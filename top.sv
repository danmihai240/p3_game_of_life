==> flow/design.v <==
module automat(
	input rst,
	input clk,
	input seed,
	input [7:0] vecini,
	output reg alive
);
    reg state;
    wire[3:0]sum;
	 assign sum = vecini[0] + vecini[1] + vecini[2] + vecini[3] + vecini[4] + vecini[5] + vecini[6] + vecini[7];       
	always @(posedge clk)                   
		begin
		if (rst)                           
			 begin
			alive <= seed;                 
			state <= 1'b0;            
			end
		else
			begin                         
			case(state)
				1'b0:                
				begin
				if (sum==3)              
					begin
					state<=1'b1;          
					alive<=1;
					end
				else
					begin               
					state<=1'b1;
					alive<=0;           
					end	
				end
				1'b1: 
				begin
				if (sum==2 || sum==3)            
					begin
					state<=1'b1;
					alive<=1;
					end 
				else
					begin
					state<=1'b0;
					alive<=0;
					end
				end	
			endcase	
			end
		end	
endmodule
module top
    (
    input clk,
    input rst,
    input  [63:0] seeds,
    output [7:0][7:0] cells 
    );
   wire [9:0][9:0] toate;
   genvar k;            
   genvar x;
   genvar i,j;  
    for(k=0; k<10;k=k+1) 
      begin
      assign toate[0][k]=0;
      assign toate[9][k]=0;
    end
   for(x=0;x<10;x=x+1)
   begin
    assign toate[x][0]=0;
   assign  toate[x][9]=0;
   end
   for (i = 1; i < 9; i = i+1) begin : nume1
            for (j = 1; j < 9; j = j+1) begin : nume2
                  assign  toate[i][j] = cells[i-1][j-1];
                    automat automat(
                        .clk(clk),
                        .rst(rst),
                        .seed(seeds[(i-1)*8+j-1]
                         ),  
                        .vecini({toate[i-1][j-1],
                               toate[i-1][j],
                               toate[i-1][j+1],
                               toate[i][j-1],
                               toate[i][j+1],
                               toate[i+1][j-1],
                               toate[i+1][j],
                               toate[i+1][j+1]                   
                                      }),
                        .alive(toate[i][j])
                    );
                end
        end
endmodule
Reports on top:

What the tools print for top, step after step.
Lines are those of the file above, counted from 1.
Not given: -

* design top: top
* clock port: clk
* cell library: sky130hd
* corner: tt_025C_1v80

Word-level counts:

Source: Yosys, flattened and elaborated, memories not mapped. Widths are those after wreduce; folded enables and synchronous resets count as part of the registers. Registers that Yosys merges into a memory's read port (data or address) are not register bits. Print and check cells do not count.

* bits in registers: 128
* bits of input ports: 66
* output and inout bits: 64
* word-level cells: 1060

* add/sub/neg operators: 356
* eq/ne operators: 128
* mux-type cells: 320
* bitwise logic cells: 64
* reduce/logical cells: 64

Operators by type and width (number)
* adder 4 x 1 -> 4 bit: 292
* equality test 4 x 2 -> 1 bit with constant B: 128
* parallel mux 1 bit (select 2 bit): 128
* 2-to-1 mux 1 bit: 192
* adder 1 x 1 -> 2 bit: 64
* logical OR 1 bit: 64
* NOT 1 bit: 64

Longest topological paths:

Depth = most cells in a row (Yosys ltp): at word level without a register or memory, in the mapped netlist without a sequential cell, where the memories' decode and read muxes count.

* depth after elaboration: 12
* ABC_AREA: 0
* depth in mapped cells: 10
* depth with buffers taken out: 10

After synthesis:

The flow's flattened synthesis, as Yosys stat reports it; memories are mapped. The netlist is that of the ABC_AREA named above (0 if unset); the other value can give another one.

Cells by type
* sky130_fd_sc_hd__fa_1: number 196, area in all 3.92E+03 sq um
* sky130_fd_sc_hd__dfxtp_1: number 128, area in all 2.56E+03 sq um
* sky130_fd_sc_hd__ha_1: number 161, area in all 2.01E+03 sq um
* sky130_fd_sc_hd__inv_1: number 296, area in all 1.11E+03 sq um
* sky130_fd_sc_hd__nor4b_2: number 36, area in all 540.518 sq um
* sky130_fd_sc_hd__nor2b_1: number 86, area in all 538.016 sq um
* sky130_fd_sc_hd__buf_4: number 66, area in all 495.475 sq um
* sky130_fd_sc_hd__o31ai_2: number 36, area in all 450.432 sq um
* sky130_fd_sc_hd__a21oi_1: number 73, area in all 365.35 sq um
* sky130_fd_sc_hd__nor3b_1: number 34, area in all 255.245 sq um
* sky130_fd_sc_hd__nand2_1: number 64, area in all 240.23 sq um
* sky130_fd_sc_hd__nand2b_1: number 38, area in all 237.728 sq um
* sky130_fd_sc_hd__o21ai_0: number 47, area in all 235.226 sq um
* sky130_fd_sc_hd__nor2_1: number 31, area in all 116.362 sq um
* sky130_fd_sc_hd__buf_2: number 17, area in all 85.082 sq um
* sky130_fd_sc_hd__o31ai_1: number 3, area in all 22.522 sq um
* sky130_fd_sc_hd__a22oi_1: number 2, area in all 15.014 sq um
* sky130_fd_sc_hd__o21ai_1: number 3, area in all 15.014 sq um

Other cell types: 2; their cells: 2.

* mapped cells: 1319
* cell area after synthesis: 13238.9 sq um
* area of sequential cells: 2562.5 sq um
* flip-flop cells: 128
* buffers: 85

The figures by module come from a second, unflattened synthesis with its own total; it is not the netlist above.

* cells (unflattened synthesis): 1921
* area total of the unflattened synthesis: 16659.7 sq um

Each row is one instance without its submodules.

By module
* automat: instances 64, cells 30, area 260.2 sq um, seq. area 40.0 sq um
* top: instances 1, cells 1, area 3.8 sq um, seq. area 0.0 sq um

Worst setup path after synthesis:

Path of least setup slack by OpenSTA after synthesis, without wires, with an ideal clock, recovery checks aside; 20% of the period is set as input and as output delay. Where synthesis merged equal registers, the netlist keeps one of their names.

* kind: register to register
* start point: reg nume1[7].nume2[7].automat.alive
* end point: reg nume1[6].nume2[7].automat.alive
* period: 4.78 ns
* library setup time: 0.084 ns
* time at the first pin: 0.000 ns
* arrival: 3.062 ns
* required time: 4.696 ns
* slack: 1.634 ns
* path delay: 3.146 ns
* driving pins on the path: 10
* path buffers: 0
* period reached after synthesis: 3.146 ns

"path delay" is the arrival time less input delay plus setup time.
"driving pins on the path" counts driving pins, that of a launching flip-flop among them; a cell with two outputs on the path counts twice.
"period reached after synthesis" = period - worst setup slack (recovery checks aside). The figure is calculated, with input and output delays left at 20% of the set period.
The rows between start and end are the longest chain of elaborated cells between them; the timing report does not say that the signal goes this way. Where chains are equally long, one stands for them.
A line is the first line of the expression or statement that the cell stems from. Yosys adds cells for indexed reads and writes and turns some case tables into memories.
A register here has more assigning lines than the two given.

* cell sequence: sky130_fd_sc_hd__dfxtp_1 > sky130_fd_sc_hd__ha_1 > sky130_fd_sc_hd__inv_1 > sky130_fd_sc_hd__fa_1 > sky130_fd_sc_hd__fa_1 > sky130_fd_sc_hd__fa_1 > sky130_fd_sc_hd__fa_1 > sky130_fd_sc_hd__nor4b_2 > sky130_fd_sc_hd__a21oi_1 > sky130_fd_sc_hd__o31ai_2
* length of the longest elaborated chain: 12
* elaborated cells on any way between the ends: 14
* those cells by class: 7 x add/sub; 2 x eq/ne; 4 x mux; 1 x reduce/logical

RTL lines, path after synthesis
* start, declared: RTL line 6 `output reg alive`
* start, assigned: RTL line 15 `alive <= seed;`
* start, assigned: RTL line 26 `alive<=1;`
* adder 1 x 1 -> 2 bit: RTL line 10 `assign sum = vecini[0] + vecini[1] + vecini[2] + vecini[3] + vecini[4] + vecini[5] + vecini[6] + vecini[7];`
* adder 4 x 1 -> 4 bit x6: RTL line 10
* equality test 4 x 2 -> 1 bit: RTL line 36 `if (sum==2 || sum==3)`
* logical OR 1 bit: RTL line 36
* 2-to-1 mux 1 bit: RTL line 36
* parallel mux 1 bit (select 2 bit): RTL line 20 `case(state)`
* 2-to-1 mux 1 bit: RTL line 13 `if (rst)`
* end, assigned: RTL line 15
* end, assigned: RTL line 26
* end, declared: RTL line 6

Worst path after layout:

From the final timing report of flow run 1: the path of least setup slack in the routed layout; clock arrival at registers is part of the times.

* kind: register to register
* start point: reg nume1[4].nume2[3].automat.alive
* end point: reg nume1[3].nume2[2].automat.alive
* period: 3.1 ns
* library setup time: 0.09 ns
* time at the first pin: 0.43 ns
* arrival: 3.59 ns
* required time: 3.44 ns
* slack: -0.15 ns
* driving pins on the path: 10
* path buffers: 0

The rows between start and end are the longest chain of elaborated cells between them; the timing report does not say that the signal goes this way. Where chains are equally long, one stands for them.
A register here has more assigning lines than the two given.

* cell sequence: sky130_fd_sc_hd__dfxtp_4 > sky130_fd_sc_hd__ha_4 > sky130_fd_sc_hd__inv_2 > sky130_fd_sc_hd__fa_1 > sky130_fd_sc_hd__fa_1 > sky130_fd_sc_hd__fa_2 > sky130_fd_sc_hd__fa_1 > sky130_fd_sc_hd__nor4b_2 > sky130_fd_sc_hd__a21oi_2 > sky130_fd_sc_hd__o31ai_2
* length of the longest elaborated chain: 12
* elaborated cells on any way between the ends: 14
* those cells by class: 7 x add/sub; 2 x eq/ne; 4 x mux; 1 x reduce/logical

RTL lines, path after layout
* start, declared: RTL line 6 `output reg alive`
* start, assigned: RTL line 15 `alive <= seed;`
* start, assigned: RTL line 26 `alive<=1;`
* adder 1 x 1 -> 2 bit: RTL line 10 `assign sum = vecini[0] + vecini[1] + vecini[2] + vecini[3] + vecini[4] + vecini[5] + vecini[6] + vecini[7];`
* adder 4 x 1 -> 4 bit x6: RTL line 10
* equality test 4 x 2 -> 1 bit: RTL line 36 `if (sum==2 || sum==3)`
* logical OR 1 bit: RTL line 36
* 2-to-1 mux 1 bit: RTL line 36
* parallel mux 1 bit (select 2 bit): RTL line 20 `case(state)`
* 2-to-1 mux 1 bit: RTL line 13 `if (rst)`
* end, assigned: RTL line 15
* end, assigned: RTL line 26
* end, declared: RTL line 6

Hand-over note for top

Stored flow runs of top (2 of them; Yosys, OpenROAD, sky130hd). They differ in their settings and are not a sequence. Constraints: input delay and output delay 20% of the set period each, output load 0.01 pF.
"worst setup path time" means the part of the period allowed to the worst setup path (the constraints hold back 20% at inputs and 20% at outputs) less its slack; where the path has registers, the arrival times of their clocks count too.

### Flow run 1

==> flow/run.sh <==
#!/bin/bash
# the make line also repeats the synthesis and layout settings of config.mk as NAME=value (left out here)
make -C /OpenROAD-flow-scripts/flow DESIGN_CONFIG=/design/flow/config.mk WORK_HOME=/design/flow/orfs CLKGATE_MAP_FILE= finish
==> flow/config.mk <==
export PLATFORM = sky130hd
export DESIGN_NAME = top
export DESIGN_NICKNAME = top
export VERILOG_FILES = /design/flow/design.v
export SDC_FILE = /design/flow/constraint.sdc
export NUM_CORES = 4
export LEC_CHECK = 0
export CAP_MARGIN = 0
export CELL_PAD_IN_SITES_DETAIL_PLACEMENT = 0
export CORE_MARGIN = 7
export CORE_UTILIZATION = 44
export CTS_CLUSTER_DIAMETER = 191
export GPL_TIMING_DRIVEN = 0
export MIN_ROUTING_LAYER = met2
export SLEW_MARGIN = 5
==> flow/constraint.sdc <==
create_clock -name core_clock -period 3.1 [get_ports {clk}]
set_input_delay 0.6200 -clock core_clock [delete_from_list [all_inputs] [get_ports {clk}]]
set_output_delay 0.6200 -clock core_clock [all_outputs]
set_load 0.01 [all_outputs]

Results of flow run 1:
- Chip area in the Yosys report: 13238.9 sq um
- Die footprint: 35141.3 sq um
- Utilization after routing: 59.4%
- Worst setup slack after layout: -0.148 ns
- Sum of negative setup slack: -2.317 ns
- Worst-case hold slack: 0.430 ns
- Worst setup path time: 3.25 ns
- Class of the worst setup path: register to register

### Flow run 2

==> flow/run.sh <==
#!/bin/bash
# the make line also repeats the synthesis and layout settings of config.mk as NAME=value (left out here)
make -C /OpenROAD-flow-scripts/flow DESIGN_CONFIG=/design/flow/config.mk WORK_HOME=/design/flow/orfs CLKGATE_MAP_FILE= finish
==> flow/config.mk <==
export PLATFORM = sky130hd
export DESIGN_NAME = top
export DESIGN_NICKNAME = top
export VERILOG_FILES = /design/flow/design.v
export SDC_FILE = /design/flow/constraint.sdc
export NUM_CORES = 4
export LEC_CHECK = 0
export ABC_AREA = 1
export CAP_MARGIN = 20
export CELL_PAD_IN_SITES_GLOBAL_PLACEMENT = 2
export CORE_MARGIN = 2
export CORE_UTILIZATION = 53
export CTS_CLUSTER_SIZE = 100
export GPL_ROUTABILITY_DRIVEN = 0
export GPL_TIMING_DRIVEN = 1
export MAX_ROUTING_LAYER = met4
export PLACE_DENSITY_LB_ADDON = 0.07
export SETUP_SLACK_MARGIN = 0.01
export SLEW_MARGIN = 20
==> flow/constraint.sdc <==
create_clock -name core_clock -period 3.81 [get_ports {clk}]
set_input_delay 0.7620 -clock core_clock [delete_from_list [all_inputs] [get_ports {clk}]]
set_output_delay 0.7620 -clock core_clock [all_outputs]
set_load 0.01 [all_outputs]

Results of flow run 2:
- Chip area in the Yosys report: 13274.0 sq um
- Die footprint: 26326.7 sq um
- Utilization after routing: 61.3%
- Worst setup slack after layout: 0.752 ns
- Sum of negative setup slack: 0.000 ns
- Worst-case hold slack: 0.425 ns
- Worst setup path time: 3.06 ns
- Class of the worst setup path: register to register

End of note.
